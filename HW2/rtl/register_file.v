==> flow/design.v <==
module register_file (
	input wire clk,
	input wire rst_n,
	input wire wr_en,
	input wire rd_en,
	input wire [9:0] addr,
	input wire [31:0] wdata,
	output reg [31:0] rdata,
	output reg count_en,
	output reg count_clr,
	input wire [7:0] count
);
always @(posedge clk or negedge rst_n) begin
	if(!rst_n) begin
		count_en <= 1'b0;
		count_clr <=1'b0;
	end else if(wr_en) begin
		if(addr ==10'd0) begin
			count_en <= wdata[0];
			count_clr <= wdata[1];
		end
	end
end
always @(*) begin
	if(rd_en) begin
		if(addr ==10'd0) begin
			rdata ={30'b0, count_clr, count_en};
		end else if(addr ==10'd4) begin
			rdata={24'b0,count};
		end else begin
			rdata=32'hDEAD_BEEF;  
		end
	end else begin
		rdata =32'h00000000;
	end
end
endmodule
# --- From RTL to reports: register_file ---
# What the tools print for register_file, step after step.
# Line numbers count from 1 in the design file above.
# Cell names lack the library's common part.
setup:
  top_module: "register_file"
  clk_port: "clk"
  lib: "sky130hd"
  corner: "tt_025C_1v80"

# --- After elaboration ---
# Yosys after proc, flatten, opt, wreduce and memory -nomap, before mapping. Enables and synchronous resets that opt folds into registers are not counted as muxes. Memory bits, and registers merged into a memory's read port (data or address), are not among the register bits. Print and check cells are not counted. Equal cells are merged and count once.
word_totals:
  register_bits: 2
  output_inout_bits: 34
op_classes:
  n_mux: 3
  equal: 1
  n_reduce_logical: 2
ops:
  columns: ["cell", "n"]
  rows:
  - ["32-bit 2-to-1 mux", 3]
  - ["10-bit by 3-bit equality test with 1-bit output (second input constant)", 1]
  - ["10-bit logical NOT", 1]
  - ["2-bit AND reduction", 1]

# --- Longest topological paths ---
# Longest topological path by Yosys (ltp), each cell counted once; first at word level (registers and memories cut), then after technology mapping (sequential cells cut; the memories' decode and read muxes count).
logic_depth:
  ltp_word: 4
  abc_area: 1
  ltp_mapped: 7
  ltp_nobuf: 6

# --- Mapped cells and area ---
# Source: synth_stat.txt of the flow (Yosys; design flattened, memories mapped). It holds for the ABC_AREA given above (unset counts as 0); a run with the other value may have another netlist.
synth_totals:
  cells: 77
  seqArea_mm2: 0.00005
  flip_flops: 2
  area_mm2: 0.0004817
by_type:
  columns: ["cell_type", "n"]
  rows:
  - ["buf_4", 24]
  - ["nand2_1", 17]
  - ["dfrtp_1", 2]
  - ["nand3_1", 10]
  - ["nor2_1", 10]
  - ["inv_1", 6]
  - ["nand3_4", 1]
  - ["nor3_4", 1]
  - ["nand4_1", 2]
  - ["nand2_4", 1]
  - ["nor2_4", 1]
  - ["nor3_1", 1]
  - ["conb_1", 1]

# --- Timing after synthesis ---
# Path of least setup slack by OpenSTA after synthesis, without wires, with an ideal clock, recovery checks aside; 20% of the period is set as input and as output delay. Where synthesis merged equal registers, the netlist keeps one of their names.
synth_timing:
  kind: "input to output"
  startpoint: "input port addr[5]"
  endpoint: "output port rdata[10]"
  t_first_pin_ns: 0.468
  path_buffers: 1
  required_ns: 1.872
  period_ns: 2.34
  out_delay_ns: 0.468
  path_slack_ns: 0.447
  path_stages: 7
  arrival_ns: 1.425
  path_delay_ns: 0.957
  synth_period_reached_ns: 1.893
# "path_delay_ns" is the arrival time less input delay plus setup time.
# At an output port there is no setup time.
# "path_stages": output pins that drive a net of the path, with the launching flip-flop's if there is one; two outputs of one cell count as two.
# "synth_period_reached_ns" is the clock period less the worst setup slack; recovery checks do not enter. This is arithmetic on one report: input and output delays are still those of the set period (20% each).
# The rows between start and end are the longest chain of elaborated cells between them; the timing report does not say that the signal goes this way. Where chains are equally long, one stands for them.
# Each line given opens the expression or statement behind the cell; cells for indexed reads and writes are added by Yosys, which also makes memories of some case tables.
synth_via:
  path_cell_list: "nor2_1 > nand2_1 > nor2_4 > nand2_4 > nand3_4 > inv_1 > buf_4"
  elab_chain_cells: 4
synth_lines:
  columns: ["item", "line_no", "text"]
  rows:
  - ["start, declared", 6, "input wire [9:0] addr,"]
  - ["10-bit by 3-bit equality test with 1-bit output", 28, "end else if(addr ==10'd4) begin"]
  - ["32-bit 2-to-1 mux", 28, null]
  - ["32-bit 2-to-1 mux", 26, "if(addr ==10'd0) begin"]
  - ["32-bit 2-to-1 mux", 25, "if(rd_en) begin"]
  - ["end, declared", 8, "output reg [31:0] rdata,"]
# Nets of the timed path that keep an RTL name, with a line that drives or declares them; the list need not be complete.
synth_nets:
  columns: ["signal", "line_no"]
  rows:
  - ["rdata[9]", 25]

# --- Timing after layout ---
# From the final timing report of flow run B: the path of least setup slack in the routed layout; clock arrival at registers is part of the times.
layout_timing:
  kind: "input to output"
  startpoint: "input port addr[5]"
  endpoint: "output port rdata[9]"
  path_slack_ns: 0.17
  required_ns: 2.50
  t_first_pin_ns: 0.62
  path_buffers: 3
  arrival_ns: 2.33
  period_ns: 3.12
  path_stages: 9
  out_delay_ns: 0.62
# The rows between start and end are the longest chain of elaborated cells between them; the timing report does not say that the signal goes this way. Where chains are equally long, one stands for them.
layout_via:
  path_cell_list: "clkdlybuf4s50_1 > nor2_2 > nand2_1 > nor2_4 > nand2_4 > nand3_4 > clkinvlp_4 > buf_12 > clkdlybuf4s50_1"
  elab_chain_cells: 4
layout_lines:
  columns: ["item", "line_no", "text"]
  rows:
  - ["start, declared", 6, "input wire [9:0] addr,"]
  - ["10-bit by 3-bit equality test with 1-bit output", 28, "end else if(addr ==10'd4) begin"]
  - ["32-bit 2-to-1 mux", 28, null]
  - ["32-bit 2-to-1 mux", 26, "if(addr ==10'd0) begin"]
  - ["32-bit 2-to-1 mux", 25, "if(rd_en) begin"]
  - ["end, declared", 8, "output reg [31:0] rdata,"]

# Module register_file, platform sky130hd: 2 stored runs of the flow (Yosys, OpenROAD) with differing settings, in no particular order. Input and output delays are each 20% of the period that was set; the output load is 0.01 pF.
# "timing.achieved_period_ns": clock period set for the run, less the worst setup slack. It is reckoned from that one timing run; input and output delays stay at 20% of the period that was set.
# "worstPathTime_ns" = time allowed to the worst setup path (clock period - input delay - output delay, where it has them) - its slack; a late launch clock adds to it, a late capture clock takes from it.
runs:
  - name: "flow run A"
    settings:
      period_ns: 3.32
      CORE_UTILIZATION: 37
      PLACE_DENSITY_LB_ADDON: 0.09
      CORE_ASPECT_RATIO: 1.01
      CORE_MARGIN: 9
      CELL_PAD_IN_SITES_DETAIL_PLACEMENT: 1
      TNS_END_PERCENT: 100
      GPL_ROUTABILITY_DRIVEN: 1
      CTS_CLUSTER_DIAMETER: 167
      SLEW_MARGIN: 20
      MIN_ROUTING_LAYER: "met1"
      MAX_ROUTING_LAYER: "met5"
      CAP_MARGIN: 20
    outcome: "stopped before the end: placement reported DPL-0033"
  - name: "flow run B"
    settings:
      period_ns: 3.12
      CORE_UTILIZATION: 16
      PLACE_DENSITY: 0.36
      HOLD_SLACK_MARGIN: 0.13
      CELL_PAD_IN_SITES_GLOBAL_PLACEMENT: 1
      ABC_AREA: 1
      GPL_TIMING_DRIVEN: 0
      CTS_CLUSTER_SIZE: 30
      CTS_CLUSTER_DIAMETER: 268
      CAP_MARGIN: 35
      MIN_ROUTING_LAYER: "met1"
      MAX_ROUTING_LAYER: "met4"
      CORE_MARGIN: 2
      SLEW_MARGIN: 20
    results:
      post_synth_area_mm2: 0.0004817
      design_die_area_mm2: 0.0034657
      layout_stdcell_area_mm2: 0.0011498
      util_pct: 41.0
      worstSetupSlack_ns: 0.166
      holdWs_ns: 0.496
      timing.achieved_period_ns: 2.954
      worstPathTime_ns: 1.71
      critical_path_type: "input to output"
