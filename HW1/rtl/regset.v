==> flow/design.v <==
module regset 
(
    input  wire             clk     ,
    input  wire             rst_n   ,
    input  wire             wr_en   ,
    input  wire             rd_en   ,
    input  wire [9:0]       addr    ,
    input  wire [31:0]    wdata   ,
    output wire [31:0]    rdata   
);
    parameter   ADDR_DATA_0 =   10'h0;
    parameter   ADDR_SR0    =   10'h4;
    parameter   ADDR_DATA_1 =   10'h8;
    parameter   ADDR_SR_DATA1   =   10'hC;
    reg [31:0] DATA0;
    reg [31:0] SR0;
    reg [31:0] DATA1;
    reg [31:0] SR_DATA1;
    	always @(posedge clk or negedge rst_n) begin
		if(rst_n ==1'b0)begin
			DATA0 <= 32'h0;		
		end else if(wr_en && addr ==ADDR_DATA_0)begin			
				DATA0 <= wdata;
			end
	end
	always @(posedge clk or negedge rst_n) begin
		if(rst_n ==1'b0)begin
			DATA1 <= 32'hFFFF_FFFF;	
		end else if(wr_en && addr ==ADDR_DATA_1)begin
				DATA1 <= wdata;
			end
	end
	always @(posedge clk or negedge rst_n) begin
		if(rst_n ==1'b0)
			SR0 <= 32'h0;
		else 
			SR0 <= DATA0;
	end
	always @(posedge clk or negedge rst_n) begin
		if(rst_n ==1'b0)
			SR_DATA1 <= 32'hFFFF_FFFF;
		else 
			SR_DATA1 <= DATA1;
	end
	assign rdata =(rd_en ==1'b1) ? 
		(addr == ADDR_DATA_0) ? DATA0 : 
		(addr ==ADDR_SR0) ? SR0:
		(addr == ADDR_DATA_1) ? DATA1 :
		(addr ==ADDR_SR_DATA1) ? SR_DATA1:
		32'h00 : 32'h00;
endmodule
[Reports on regset]
What the tools print for regset, step after step.
Lines are those of the file above, counted from 1.
Operators carry their Yosys type and port widths (W data, S select, Z words).
Cell names lack the library's common part.
The mark - stands for no value.
Design
  top: regset
  clock: clk
  standard-cell library: sky130hd
  corner: tt_025C_1v80

[After elaboration]
Yosys after proc, flatten, opt, wreduce and memory -nomap, before mapping. Enables and synchronous resets that opt folds into registers are not counted as muxes. Memory bits, and registers merged into a memory's read port (data or address), are not among the register bits. Print and check cells are not counted. Equal cells are merged and count once.
Word-level totals
  clocked read ports x word width: 0
  memories kept: 0
  elaborated cells: 15
  output and inout bits: 32
  ROM bits: 0
  flip-flop bits (word level): 128
  memory bits (writable): 0
  latch bits: 0
Cells by class
  equality and inequality tests: 3
  bitwise logic cells: 0
  reductions and logical operators: 3
  shift operators: 0
  multipliers: 0
  add/sub/neg operators: 0
  muxes and demuxes: 5
  div/mod/pow operators: 0
  order comparisons: 0
Operators by type and width (count)
  $mux W32: 5
  $eq A10 B4 Y1 const B: 2
  $eq A10 B3 Y1 const B: 1
  $logic_not A10 Y1: 1
  $logic_and A1 B1 Y1: 2

[Longest topological paths]
Longest topological path by Yosys (ltp), each cell counted once; first at word level (registers and memories cut), then after technology mapping (sequential cells cut; the memories' decode and read muxes count).
Depth
  word-level depth: 6
  ABC_AREA: 0
  depth in mapped cells: 6
  mapped depth without buffers: 3

[Netlist]
Yosys stat after the flow's synthesis: flattened, memories mapped to cells. It holds for the ABC_AREA given above (unset counts as 0); a run with the other value may have another netlist.
Totals and module areas in this step are rounded.
Synthesis totals
  flip-flop cells: 128
  cell area after synthesis: 5280 um2
  cell count: 280
Cell types
  dfstp_2: count 64, total area 1.68E+03 um2
  dfrtp_1: count 64, total area 1.6E+03 um2
  mux4_2: count 32, total area 720.691 um2
  mux2_4: count 30, total area 450.432 um2
  mux2_2: count 26, total area 292.781 um2
  nor2b_1: count 33, total area 206.448 um2
  mux2_1: count 8, total area 90.086 um2
  buf_12: count 3, total area 60.058 um2
  buf_6: count 4, total area 45.043 um2
  nor4_4: count 2, total area 42.541 um2
  buf_2: count 6, total area 30.029 um2
  nand4_4: count 1, total area 21.27 um2
  clkbuf_1: count 5, total area 18.768 um2
  and4b_1: count 1, total area 10.01 um2
  nand3_1: count 1, total area 5.005 um2

[Path before layout]
Path of least setup slack by OpenSTA after synthesis, without wires, with an ideal clock, recovery checks aside; 20% of the period is set as input and as output delay. Where synthesis merged equal registers, the netlist keeps one of their names.
Path post-synthesis
  kind: in2out
  from: input addr[2]
  to: output rdata[10]
  period: 1.91 ns
  data required time: 1.528 ns
  external input delay: 0.382 ns
  stages: 4
  path delay: 1.121 ns
  setup slack: 0.025 ns
  buffers on the path: 2
  arrival: 1.503 ns
  external output delay: 0.382 ns
  synthesis period reached: 1.885 ns
"path delay" is the arrival time less input delay plus setup time.
A path that ends at an output port has no setup time.
"stages" counts driving pins, that of a launching flip-flop among them; a cell with two outputs on the path counts twice.
"synthesis period reached" is the clock period less the worst setup slack; recovery checks do not enter. This is arithmetic on one report: input and output delays are still those of the set period (20% each).
Between the ends stands the longest chain of elaborated cells between them, by number of cells; it is not shown to be the way that was timed. Of several equally long chains one is given.
Each line given opens the expression or statement behind the cell; cells for indexed reads and writes are added by Yosys, which also makes memories of some case tables.
Between the ends, post-synthesis
  cell sequence: buf_2 -> buf_2 -> mux4_2 -> nor2b_1
  cells in the longest elaborated chain: 6
Ends and longest elaborated chain, post-synthesis
  from (decl): RTL line 7  | input  wire [9:0]       addr    ,
  $eq A10 B4 Y1: RTL line 49  | (addr ==ADDR_SR_DATA1) ? SR_DATA1:
  $mux W32: RTL line 49
  $mux W32: RTL line 48  | (addr == ADDR_DATA_1) ? DATA1 :
  $mux W32: RTL line 47  | (addr ==ADDR_SR0) ? SR0:
  $mux W32: RTL line 46  | (addr == ADDR_DATA_0) ? DATA0 :
  $mux W32: RTL line 45  | assign rdata =(rd_en ==1'b1) ?
  to (decl): RTL line 9  | output wire [31:0]    rdata

[Path in the finished layout]
Path of least setup slack in the final report of record 1 (OpenROAD, finished layout, wires in). Where an end is a register, its clock arrival counts in the times.
Path post-layout
  kind: in2out
  from: input addr[5]
  to: output rdata[30]
  external output delay: 0.69 ns
  setup slack: 0.78 ns
  period: 3.45 ns
  arrival: 1.98 ns
  external input delay: 0.69 ns
  stages: 8
  data required time: 2.76 ns
  buffers on the path: 5
Between the ends stands the longest chain of elaborated cells between them, by number of cells; it is not shown to be the way that was timed. Of several equally long chains one is given.
Between the ends, post-layout
  cell sequence: buf_6 -> nor4_4 -> nand3_4 -> clkbuf_16 -> buf_12 -> buf_12 -> nor2b_1 -> buf_2
  cells in the longest elaborated chain: 6
Ends and longest elaborated chain, post-layout
  from (decl): RTL line 7  | input  wire [9:0]       addr    ,
  $eq A10 B4 Y1: RTL line 49  | (addr ==ADDR_SR_DATA1) ? SR_DATA1:
  $mux W32: RTL line 49
  $mux W32: RTL line 48  | (addr == ADDR_DATA_1) ? DATA1 :
  $mux W32: RTL line 47  | (addr ==ADDR_SR0) ? SR0:
  $mux W32: RTL line 46  | (addr == ADDR_DATA_0) ? DATA0 :
  $mux W32: RTL line 45  | assign rdata =(rd_en ==1'b1) ?
  to (decl): RTL line 9  | output wire [31:0]    rdata

Hand-over note for regset

Flow measurements of regset on sky130hd: 2 stored runs with different settings, listed in no order. Input and output delays are each 20% of the period that was set; the output load is 0.01 pF.
"achieved clock period" = clock period - worst setup slack. The figure is calculated, with input and output delays left at 20% of the set period.
"worst setup path time" is the time allowed to the run's worst setup path (the clock period less input and output delay, where it has them) less its slack. Clock arrival times count: a late capture clock shortens it, a late launch clock lengthens it.
"power" rests on the timing tool's default activity at the inputs, not on a simulated workload.
Measured values are rounded.
[record 1] settings: period_ns=3.45, CORE_UTILIZATION=58, SETUP_SLACK_MARGIN=0.81, PLACE_DENSITY=0.8, CORE_ASPECT_RATIO=1.69, CELL_PAD_IN_SITES_GLOBAL_PLACEMENT=2, ABC_AREA=0, GPL_TIMING_DRIVEN=0, CTS_CLUSTER_SIZE=77, CAP_MARGIN=40, SLEW_MARGIN=5, CORE_MARGIN=2
[record 1] result: chip area after synthesis (Yosys) 5280 um2, die area 9900 um2, standard-cell area of the final layout 7170 um2, utilization 80.6%, worst setup slack after layout 0.785 ns, total negative slack 0.000 ns, power 0.00357 W, achieved clock period 2.665 ns, worst setup path time 1.29 ns, worst setup path kind in2out
[record 2] settings: period_ns=1.38, CORE_UTILIZATION=19, SETUP_SLACK_MARGIN=0.0, PLACE_DENSITY_LB_ADDON=0.29, CORE_MARGIN=4, CELL_PAD_IN_SITES_GLOBAL_PLACEMENT=2, ABC_AREA=1, GPL_ROUTABILITY_DRIVEN=0, CTS_CLUSTER_SIZE=38, CAP_MARGIN=30, SLEW_MARGIN=20
[record 2] result: chip area after synthesis (Yosys) 5480 um2, die area 31600 um2, standard-cell area of the final layout 10200 um2, utilization 36.2%, worst setup slack after layout -0.491 ns, total negative slack -21.3 ns, power 0.00898 W, achieved clock period 1.871 ns, worst setup path time 1.32 ns, worst setup path kind in2out

End of note.
